==> flow/design.v <==
module debounce_swtiches(
input clk,
input rst,
input [17:0]SW, 
output [17:0]SW_db
);
debounce db0(clk, rst, SW[0], SW_db[0]);
debounce db1(clk, rst, SW[1], SW_db[1]);
debounce db2(clk, rst, SW[2], SW_db[2]);
debounce db3(clk, rst, SW[3], SW_db[3]);
debounce db4(clk, rst, SW[4], SW_db[4]);
debounce db5(clk, rst, SW[5], SW_db[5]);
debounce db6(clk, rst, SW[6], SW_db[6]);
debounce db7(clk, rst, SW[7], SW_db[7]);
debounce db10(clk, rst, SW[8], SW_db[8]);
debounce db11(clk, rst, SW[9], SW_db[9]);
debounce db12(clk, rst, SW[10], SW_db[10]);
debounce db13(clk, rst, SW[11], SW_db[11]);
debounce db14(clk, rst, SW[12], SW_db[12]);
debounce db15(clk, rst, SW[13], SW_db[13]);
debounce db16(clk, rst, SW[14], SW_db[14]);
debounce db17(clk, rst, SW[15], SW_db[15]);
debounce db18(clk, rst, SW[16], SW_db[16]);
debounce db19(clk, rst, SW[17], SW_db[17]);
endmodule
module debounce (
input clk,
input rst,
input SW, 
output reg SW_db
);
reg [7:0]count;
parameter CALMING_WINDOW = 8'd100;
reg [2:0]S;
reg [2:0]NS;
parameter
	START = 3'd0,
	ONE = 3'd1,
	MAYBE_ONE = 3'd2,
	ZERO = 3'd3,
	MAYBE_ZERO = 3'd4,
	ERROR = 3'b111;
always @(posedge clk or negedge rst)
begin
	if (rst == 1'b0)
		S <= START;
	else
		S <= NS;
end
always @(*)
begin
	case (S)
		START: NS = ZERO;  
		ONE: 
			if (SW == 1'b0)
				NS = MAYBE_ZERO;
			else
				NS = ONE;
		MAYBE_ONE:
			if (SW == 1'b1 && count > 8'd100)
				NS = ONE;
			else if (SW == 1'b1)
				NS = MAYBE_ONE;
			else
				NS = ZERO;
		ZERO:
			if (SW == 1'b1)
				NS = MAYBE_ONE;
			else
				NS = ZERO;
		MAYBE_ZERO:
			if (SW == 1'b0 && count > 8'd100)
				NS = ONE;
			else if (SW == 1'b0)
				NS = MAYBE_ZERO;
			else
				NS = ONE;
		default: NS = ERROR;
	endcase
end
always @(posedge clk or negedge rst)
begin
	if (rst == 1'b0)
		count <= 8'd0;
	else
		case (S)
			START:
			begin
				count <= 8'd0;
			end
			ONE: 
			begin
				count <= 8'd0;
				SW_db <= 1'b1;
			end
			MAYBE_ONE:
			begin
				count <= count + 1'b1;
				SW_db <= 1'b0;
			end
			ZERO:
			begin
				count <= 8'd0;				
				SW_db <= 1'b0;
			end
			MAYBE_ZERO:
			begin
				count <= count + 1'b1;
				SW_db <= 1'b1;
			end
		endcase
end
endmodule
* From RTL to reports: debounce_swtiches
The steps from the RTL of debounce_swtiches to its reports follow in flow order.
Line numbers count from 1 in the design file above.
Operators carry their Yosys type and port widths (W data, S select, Z words).
Library cell names are shortened.
A cell with - has no value.
- Top module :: debounce_swtiches
- Clock input :: clk
- Cell library :: sky130hd
- Library corner :: tt_025C_1v80

* Word-level counts
Source: Yosys, flattened and elaborated, memories not mapped. Widths are those after wreduce. Registers that Yosys merges into a memory's read port (data or address) are not register bits. Print and check cells do not count. Equal cells are merged and count once.
- Add/subtract/negate cells :: 18
- Order comparisons :: 18
- Equal/unequal tests :: 72
- Mux-type cells :: 126
- Bitwise gates (word level) :: 18
- Reduce/logical cells :: 180
** Operator list (count)
- $pmux W8 S2 :: 18
- $pmux W3 S5 :: 18
- $mux W3 :: 54
- $add A8 B1 Y8 const B :: 18
- $gt A8 B7 Y1 const B :: 18
- $reduce_or A2 Y1 :: 54
- $eq A3 B2 Y1 const B :: 36
- $reduce_bool A2 Y1 :: 36
- $eq A3 B1 Y1 const B :: 18
- $eq A3 B3 Y1 const B :: 18
- $logic_not A3 Y1 :: 18
- $reduce_or A3 Y1 :: 18
- $logic_and A1 B1 Y1 :: 36
- $reduce_and A2 Y1 :: 18
- $pmux W1 S2 :: 18
- $not A1 Y1 :: 18
- $mux W1 :: 18
- Register bits after elaboration :: 216
- Bits of input ports :: 20
- Output and inout port bits :: 18
- Elaborated cells :: 486

* Logic depth
Yosys ltp: most cells in a row. Word level: on the elaborated netlist, between registers, memories and ports. Mapped: between sequential cells and ports; inverters and the memories' decode and read muxes count.
- Depth after elaboration :: 4
- ABC_AREA :: 0
- Mapped depth :: 6

* After synthesis
The flow's flattened synthesis, as Yosys stat reports it; memories are mapped. The netlist is that of the ABC_AREA named above (0 if unset); the other value can give another one.
** Cell types
- dfrtp_1 :: count 216, total area 5.41E+03 µm²
- o21ai_0 :: count 181, total area 905.869 µm²
- edfxtp_1 :: count 18, total area 540.518 µm²
- nor2_1 :: count 141, total area 529.258 µm²
- ha_1 :: count 36, total area 450.432 µm²
- nor4_4 :: count 18, total area 382.867 µm²
- a31oi_1 :: count 57, total area 356.592 µm²
- nand2_1 :: count 77, total area 289.027 µm²
- nor2b_1 :: count 34, total area 212.704 µm²
- inv_1 :: count 55, total area 206.448 µm²
- buf_4 :: count 26, total area 195.187 µm²
- nand3_1 :: count 39, total area 195.187 µm²
- a22o_1 :: count 20, total area 175.168 µm²
- and3_1 :: count 28, total area 175.168 µm²
- nand4_1 :: count 28, total area 175.168 µm²
- or2_2 :: count 28, total area 175.168 µm²
- o31a_1 :: count 18, total area 157.651 µm²
- o311ai_1 :: count 17, total area 148.893 µm²
Not listed: further types 27, cells in them 180.
- Cell count :: 1217
- Synthesis area :: 11901.4 µm²
- Mapped flip-flops :: 235
- Buffer cells :: 42
The figures by module come from a second, unflattened synthesis with its own total; it is not the netlist above.
- Cell total of the unflattened synthesis :: 1224
- Area (unflattened synthesis) :: 12319.3 µm²
Rows give one instance, submodules left out.
** Modules
- debounce :: times used 18, cells 68, area 684.4 µm², sequential area 356.6 µm²
- debounce_swtiches :: times used 1, cells 0, area 0.0 µm², sequential area 0.0 µm²

* Path before layout
OpenSTA on the mapped netlist: ideal clock, no wires. The path of least setup slack (recovery checks aside). Input and output delay are each 20% of the period. Register names are those of the netlist, which keeps one name where synthesis merged equal registers.
- Kind :: in2reg
- Start :: input rst
- End :: register db0.SW_db
- Period :: 1940 ps
- Library setup time :: 292 ps
- Arrival time :: 1087 ps
- Required time :: 1648 ps
- Setup slack :: 560 ps
- Delay of the path :: 991 ps
- Stages :: 3
- Buffers on the path :: 2
- Period reached after synthesis :: 1380 ps
"delay of the path" is the arrival time less input delay plus setup time.
"stages": output pins that drive a net of the path, with the launching flip-flop's if there is one; two outputs of one cell count as two.
"period reached after synthesis" = period - worst setup slack (recovery checks aside). The figure is calculated, with input and output delays left at 20% of the set period.
The rows between start and end are the longest chain of elaborated cells between them; the timing report does not say that the signal goes this way. Where chains are equally long, one stands for them.
Each line given opens the expression or statement behind the cell; cells for indexed reads and writes are added by Yosys, which also makes memories of some case tables.
At most two assigning lines are given for a register; there are more.
- Path through :: clkbuf_1 > buf_1 > o31a_1
- Length of the longest elaborated chain :: 1
- Elaborated cells between the ends (all ways) :: 1
** RTL lines, path post-synthesis
- start: declaration :: RTL line 3 : input rst,
- $reduce_and A2 Y1
- end: assignment :: RTL line 94 : SW_db <= 1'b1;
- end: assignment :: RTL line 99 : SW_db <= 1'b0;
- end: declaration :: RTL line 30 : output reg SW_db

* Timing after layout
Path of least setup slack in the final report of job 1 (OpenROAD, finished layout, wires in). Where an end is a register, its clock arrival counts in the times.
The report prints the path's times to 10 ps; the period is as set.
- Kind :: reg2out
- Start :: register db18.SW_db
- End :: output SW_db[16]
- Period :: 1770 ps
- Arrival time :: 1330 ps
- Required time :: 1420 ps
- Setup slack :: 90 ps
- Stages :: 2
- Buffers on the path :: 1
At most two assigning lines are given for a register; there are more.
- Path through :: edfxtp_1 > dlygate4sd2_1
- Length of the longest elaborated chain :: 0
- Elaborated cells between the ends (all ways) :: 0
** RTL lines, path after layout
- start: declaration :: RTL line 30 : output reg SW_db
- start: assignment :: RTL line 94 : SW_db <= 1'b1;
- start: assignment :: RTL line 99 : SW_db <= 1'b0;
- end: declaration :: RTL line 5 : output [17:0]SW_db

# Flow runs of debounce_swtiches

Flow measurements of debounce_swtiches on sky130hd: 2 stored runs with different settings, listed in no order. Input and output delays are each 20% of the period that was set; the output load is 0.01 pF.
"achieved period": clock period set for the run, less the worst setup slack. It is reckoned from that one timing run; input and output delays stay at 20% of the period that was set.
"allowed time less slack (worst setup path)" = time allowed to the worst setup path (clock period - input delay - output delay, where it has them) - its slack; a late launch clock adds to it, a late capture clock takes from it.
"allowed time less slack (worst setup path)" is given in steps of 10 ps.

* Job 1
** Files
==> flow/run.sh <==
#!/bin/bash
# the make line also repeats the synthesis and layout settings of config.mk as NAME=value (left out here)
make -C /OpenROAD-flow-scripts/flow DESIGN_CONFIG=/design/flow/config.mk WORK_HOME=/design/flow/orfs CLKGATE_MAP_FILE= finish
==> flow/config.mk <==
export PLATFORM = sky130hd
export DESIGN_NAME = debounce_swtiches
export DESIGN_NICKNAME = debounce_swtiches
export VERILOG_FILES = /design/flow/design.v
export SDC_FILE = /design/flow/constraint.sdc
export NUM_CORES = 4
export LEC_CHECK = 0
export ABC_AREA = 0
export CAP_MARGIN = 35
export CELL_PAD_IN_SITES_GLOBAL_PLACEMENT = 0
export CORE_ASPECT_RATIO = 1.27
export CORE_MARGIN = 2
export CORE_UTILIZATION = 25
export CTS_CLUSTER_DIAMETER = 149
export GPL_ROUTABILITY_DRIVEN = 0
export MIN_ROUTING_LAYER = met1
export PLACE_DENSITY = 0.79
export SETUP_SLACK_MARGIN = 0.0
export SLEW_MARGIN = 15
==> flow/constraint.sdc <==
create_clock -name core_clock -period 1.77 [get_ports {clk}]
set_input_delay 0.3540 -clock core_clock [delete_from_list [all_inputs] [get_ports {clk}]]
set_output_delay 0.3540 -clock core_clock [all_outputs]
set_load 0.01 [all_outputs]
** Results
- Area of the synthesized netlist :: 11901.4 µm²
- Die outline area :: 49379.8 µm²
- Standard-cell area of the final layout :: 13934.6 µm²
- Setup slack of the worst path :: 86 ps
- Achieved period :: 1684 ps
- Allowed time less slack (worst setup path) :: 1330 ps
- Type of the worst setup path :: reg2out

* Job 2
** Files
==> flow/run.sh <==
#!/bin/bash
# the make line also repeats the synthesis and layout settings of config.mk as NAME=value (left out here)
make -C /OpenROAD-flow-scripts/flow DESIGN_CONFIG=/design/flow/config.mk WORK_HOME=/design/flow/orfs CLKGATE_MAP_FILE= finish
==> flow/config.mk <==
export PLATFORM = sky130hd
export DESIGN_NAME = debounce_swtiches
export DESIGN_NICKNAME = debounce_swtiches
export VERILOG_FILES = /design/flow/design.v
export SDC_FILE = /design/flow/constraint.sdc
export NUM_CORES = 4
export LEC_CHECK = 0
export CAP_MARGIN = 35
export CELL_PAD_IN_SITES_GLOBAL_PLACEMENT = 0
export CORE_ASPECT_RATIO = 0.55
export CORE_MARGIN = 2
export CORE_UTILIZATION = 19
export CTS_CLUSTER_SIZE = 47
export HOLD_SLACK_MARGIN = 0.05
export MIN_ROUTING_LAYER = met1
export PLACE_DENSITY = 0.94
export SETUP_SLACK_MARGIN = -0.06
export SLEW_MARGIN = 20
export TNS_END_PERCENT = 95
==> flow/constraint.sdc <==
create_clock -name core_clock -period 1.68 [get_ports {clk}]
set_input_delay 0.3360 -clock core_clock [delete_from_list [all_inputs] [get_ports {clk}]]
set_output_delay 0.3360 -clock core_clock [all_outputs]
set_load 0.01 [all_outputs]
** Results
- Area of the synthesized netlist :: 11901.4 µm²
- Die outline area :: 64747.1 µm²
- Standard-cell area of the final layout :: 14164.8 µm²
- Setup slack of the worst path :: 60 ps
- Achieved period :: 1620 ps
- Allowed time less slack (worst setup path) :: 1280 ps
- Type of the worst setup path :: reg2out
