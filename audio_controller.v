==> flow/design.v <==
module audio_controller (
    input wire clk,
    input wire rst,
    input wire [2:0] button_press,
    output wire AUD_XCK,
    output wire AUD_DACDAT,
    inout wire AUD_DACLRCK,
    inout wire AUD_BCLK,
    output wire FPGA_I2C_SCLK,
    inout wire FPGA_I2C_SDAT
);
    parameter FREQ_LEFT   = 500;
    parameter FREQ_MIDDLE = 700;
    parameter FREQ_RIGHT  = 900;
    wire audio_clk;    
    wire sample_clk;   
    reg [15:0] audio_data;
    reg data_valid;
    reg [31:0] phase_accum_left;
    reg [31:0] phase_accum_middle;
    reg [31:0] phase_accum_right;
    wire [31:0] freq_inc_left   = 32'h100000 * FREQ_LEFT / 48000;
    wire [31:0] freq_inc_middle = 32'h100000 * FREQ_MIDDLE / 48000;
    wire [31:0] freq_inc_right  = 32'h100000 * FREQ_RIGHT / 48000;
    audio_pll pll_inst (
        .inclk0(clk),
        .c0(audio_clk),
        .c1(sample_clk)
    );
    codec_config codec_config_inst (
        .clk(clk),
        .rst(rst),
        .FPGA_I2C_SCLK(FPGA_I2C_SCLK),
        .FPGA_I2C_SDAT(FPGA_I2C_SDAT)
    );
    always @(posedge sample_clk or posedge rst) begin
        if (rst) begin
            phase_accum_left <= 0;
            phase_accum_middle <= 0;
            phase_accum_right <= 0;
            audio_data <= 16'd0;
            data_valid <= 1'b0;
        end else begin
            if (button_press[0]) begin
                phase_accum_left <= phase_accum_left + freq_inc_left;
            end else begin
                phase_accum_left <= 0;
            end
            if (button_press[1]) begin
                phase_accum_middle <= phase_accum_middle + freq_inc_middle;
            end else begin
                phase_accum_middle <= 0;
            end
            if (button_press[2]) begin
                phase_accum_right <= phase_accum_right + freq_inc_right;
            end else begin
                phase_accum_right <= 0;
            end
            if (button_press != 3'b000) begin
                audio_data <= {
                    sine_lookup(phase_accum_left[31:24]),
                    sine_lookup(phase_accum_middle[31:24])
                };
                data_valid <= 1'b1;
            end else begin
                audio_data <= 16'd0;
                data_valid <= 1'b0;
            end
        end
    end
    i2s_transmitter i2s_tx_inst (
        .clk(audio_clk),
        .rst(rst),
        .data_in(audio_data),
        .data_valid(data_valid),
        .BCLK(AUD_BCLK),
        .LRCLK(AUD_DACLRCK),
        .DACDAT(AUD_DACDAT)
    );
    assign AUD_XCK = audio_clk;
    function [7:0] sine_lookup;
        input [7:0] phase;
        begin
            case(phase[7:6])
                2'b00: sine_lookup = {1'b0, phase[6:0]} + 8'd128;        
                2'b01: sine_lookup = 8'd255 - {1'b0, phase[6:0]};        
                2'b10: sine_lookup = ~{1'b0, phase[6:0]} + 8'd128;       
                2'b11: sine_lookup = {1'b0, phase[6:0]} + 8'd1;          
            endcase
        end
    endfunction
endmodule
module i2s_transmitter (
    input wire clk,            
    input wire rst,            
    input wire [15:0] data_in, 
    input wire data_valid,     
    inout wire BCLK,           
    inout wire LRCLK,          
    output reg DACDAT          
);
    reg [4:0] bit_count;
    reg lr_select;
    assign BCLK = clk;
    assign LRCLK = lr_select;
    always @(posedge clk or posedge rst) begin
        if (rst) begin
            bit_count <= 5'd0;
            lr_select <= 1'b0;
            DACDAT <= 1'b0;
        end else begin
            if (bit_count == 5'd0) begin
                lr_select <= ~lr_select;
            end
            if (data_valid) begin
                if (bit_count < 5'd16) begin
                    DACDAT <= data_in[15 - bit_count];
                    bit_count <= bit_count + 1'b1;
                end else begin
                    bit_count <= 5'd0;
                end
            end else begin
                bit_count <= 5'd0;
                DACDAT <= 1'b0;
            end
        end
    end
endmodule
module codec_config (
    input wire clk,
    input wire rst,
    output wire FPGA_I2C_SCLK,
    inout wire FPGA_I2C_SDAT
);
    assign FPGA_I2C_SCLK = 1'b1;
    assign FPGA_I2C_SDAT = 1'bz;
endmodule
module audio_pll (
    input wire inclk0,
    output wire c0,   
    output wire c1    
);
    assign c0 = inclk0;   
    assign c1 = inclk0;   
endmodule
From RTL to reports: audio_controller. What the tools print for audio_controller, step after step. Lines are those of the file above, counted from 1. Operators: Yosys type, input widths -> output width; for muxes data width and select width s. A cell with -- has no value.

Design top: audio_controller. Clock port: clk. Cell library: sky130hd. Corner: tt_025C_1v80.

After elaboration. Counts by Yosys on the flattened word-level netlist (proc, flatten, opt, wreduce; memories kept). Register bits leave out memories and registers merged into their read ports (data or address). Print and check cells are left out. Cells with the same type and inputs are merged into one.

The entry for $add $sub $neg reads 12. The figure for order comparisons is 1. Equality and inequality tests: 7. The entry for shift operators reads 1. Under multiplexer cells stands 10. The figure for bitwise operators is 3. Reduce/logical cells: 4.

Operators with widths (count): $add 32x14->32 const B (2); $pmux 8 s4 (2); $mux 32 (2); $shiftx 16x32->1 (1); $add 7x1->8 const B (2); $add 7x8->8 const B (2); $not 7->8 (2); $sub 8x7->8 const A (2); $add 8x8->8 const B (2); $mux 16 (1); $mux 5 (2); $eq 2x2->1 const B (4); $sub 4x5->6 const A (1); $add 5x1->5 const B (1); $lt 5x5->1 const B (1); $logic_not 5->1 (1); $eq 2x1->1 const B (2); $logic_not 2->1 (2); $reduce_bool 3->1 (1); $mux 1 (3); $ne 2x1->1 const B (1); $not 1->1 (1).

The entry for flip-flop bits (word level) reads 88. For input port bits the number is 5. Under output and inout bits stands 6. The figure for word-level cells is 45.

Depth. Longest topological path by Yosys (ltp), each cell counted once; first at word level (registers and memories cut), then after technology mapping (sequential cells cut; the memories' decode and read muxes count).

Under depth in word-level cells stands 4. The entry for ABC_AREA reads 0. The figure for mapped depth is 7.

Mapped cells and area. The flow's flattened synthesis, as Yosys stat reports it; memories are mapped. The netlist is that of the ABC_AREA named above (0 if unset); the other value can give another one. The area totals of this step are shown rounded.

Cell types: sky130_fd_sc_hd__dfrtp_1 (count 87, area in all 2.18E+03 µm²); sky130_fd_sc_hd__xor2_1 (count 30, area in all 262.752 µm²); sky130_fd_sc_hd__nor2_1 (count 66, area in all 247.738 µm²); sky130_fd_sc_hd__xnor2_1 (count 20, area in all 175.168 µm²); sky130_fd_sc_hd__a21oi_1 (count 33, area in all 165.158 µm²); sky130_fd_sc_hd__o21ai_0 (count 28, area in all 140.134 µm²); sky130_fd_sc_hd__o21a_1 (count 14, area in all 105.101 µm²); sky130_fd_sc_hd__mux4_2 (count 4, area in all 90.086 µm²); sky130_fd_sc_hd__nand3_1 (count 17, area in all 85.082 µm²); sky130_fd_sc_hd__ha_1 (count 6, area in all 75.072 µm²); sky130_fd_sc_hd__nand2_1 (count 20, area in all 75.072 µm²); sky130_fd_sc_hd__or3_1 (count 11, area in all 68.816 µm²); sky130_fd_sc_hd__o211ai_1 (count 8, area in all 60.058 µm²); sky130_fd_sc_hd__nor3_1 (count 11, area in all 55.053 µm²); sky130_fd_sc_hd__clkbuf_1 (count 14, area in all 52.55 µm²); sky130_fd_sc_hd__nand4_1 (count 8, area in all 50.048 µm²); sky130_fd_sc_hd__inv_1 (count 13, area in all 48.797 µm²); sky130_fd_sc_hd__a211oi_1 (count 6, area in all 45.043 µm²).

Not listed: further types 30, cells in them 56.

Cell count: 452. For cell area after synthesis the number is 0.0044 mm². Mapped flip-flops: 87.

By module: a second synthesis without flattening, with its own total; a netlist apart from the flattened one above.

The entry for cell total of the unflattened synthesis reads 457. The entry for area (unflattened synthesis) reads 0.0046 mm².

Rows give one instance, submodules left out.

By module: audio_controller (instances 1, cells 411, area 0.0042 mm²); i2s_transmitter (instances 1, cells 40, area 0.00045 mm²); codec_config (instances 1, cells 4, area 0.000023 mm²); audio_pll (instances 1, cells 2, area 0.000015 mm²).

Appendix: measured runs

2 stored runs of audio_controller in the flow (synthesis by Yosys, layout by OpenROAD, sky130hd cells), in arbitrary order. Constraints: input delay and output delay 20% of the set period each, output load 0.01 pF. "period reached" is the run's clock period less its worst setup slack. It is reckoned from that one timing run; input and output delays stay at 20% of the period that was set. "allowed time less slack (worst setup path)" is the time allowed to the run's worst setup path (the clock period less input and output delay, where it has them) less its slack. Clock arrival times count: a late capture clock shortens it, a late launch clock lengthens it. "total power of the final layout" is the tool's figure for a default switching activity; nothing was simulated. Results are given in rounded form.

Flow run A has these settings: period_ns 2.44; CORE_UTILIZATION 65; SETUP_SLACK_MARGIN 0.62; PLACE_DENSITY 0.45; CORE_ASPECT_RATIO 0.74; CORE_MARGIN 5; TNS_END_PERCENT 20; ABC_AREA 0; GPL_TIMING_DRIVEN 1; CTS_CLUSTER_SIZE 55; CAP_MARGIN 40; SLEW_MARGIN 25. The period reached reads 2.016 ns. For the worst hold slack in the final report the run shows 0.098 ns. The final setup TNS reads 0.000 ns. The worst setup slack after layout reads 0.42 ns. The allowed time less slack (worst setup path) stands at 2.02 ns. Class of the worst setup path: reg-to-reg. The measured total power of the final layout is 0.000076 W. The overall die area stands at 0.0085 mm². The mapped cell area after synthesis reads 0.0044 mm². The post-layout utilization reads 77 %. The standard-cell area after routing stands at 0.005 mm².

Flow run B has these settings: period_ns 2.56; CAP_MARGIN 20; CORE_MARGIN 2; CORE_UTILIZATION 40; SLEW_MARGIN 20. For the worst hold slack in the final report the run shows 0.14 ns. The final setup TNS reads 0.000 ns. The worst setup slack after layout reads 0.080 ns. The measured total power of the final layout is 0.000074 W. The overall die area stands at 0.012 mm². The mapped cell area after synthesis reads 0.0044 mm². The post-layout utilization reads 45 %. The standard-cell area after routing stands at 0.0049 mm².
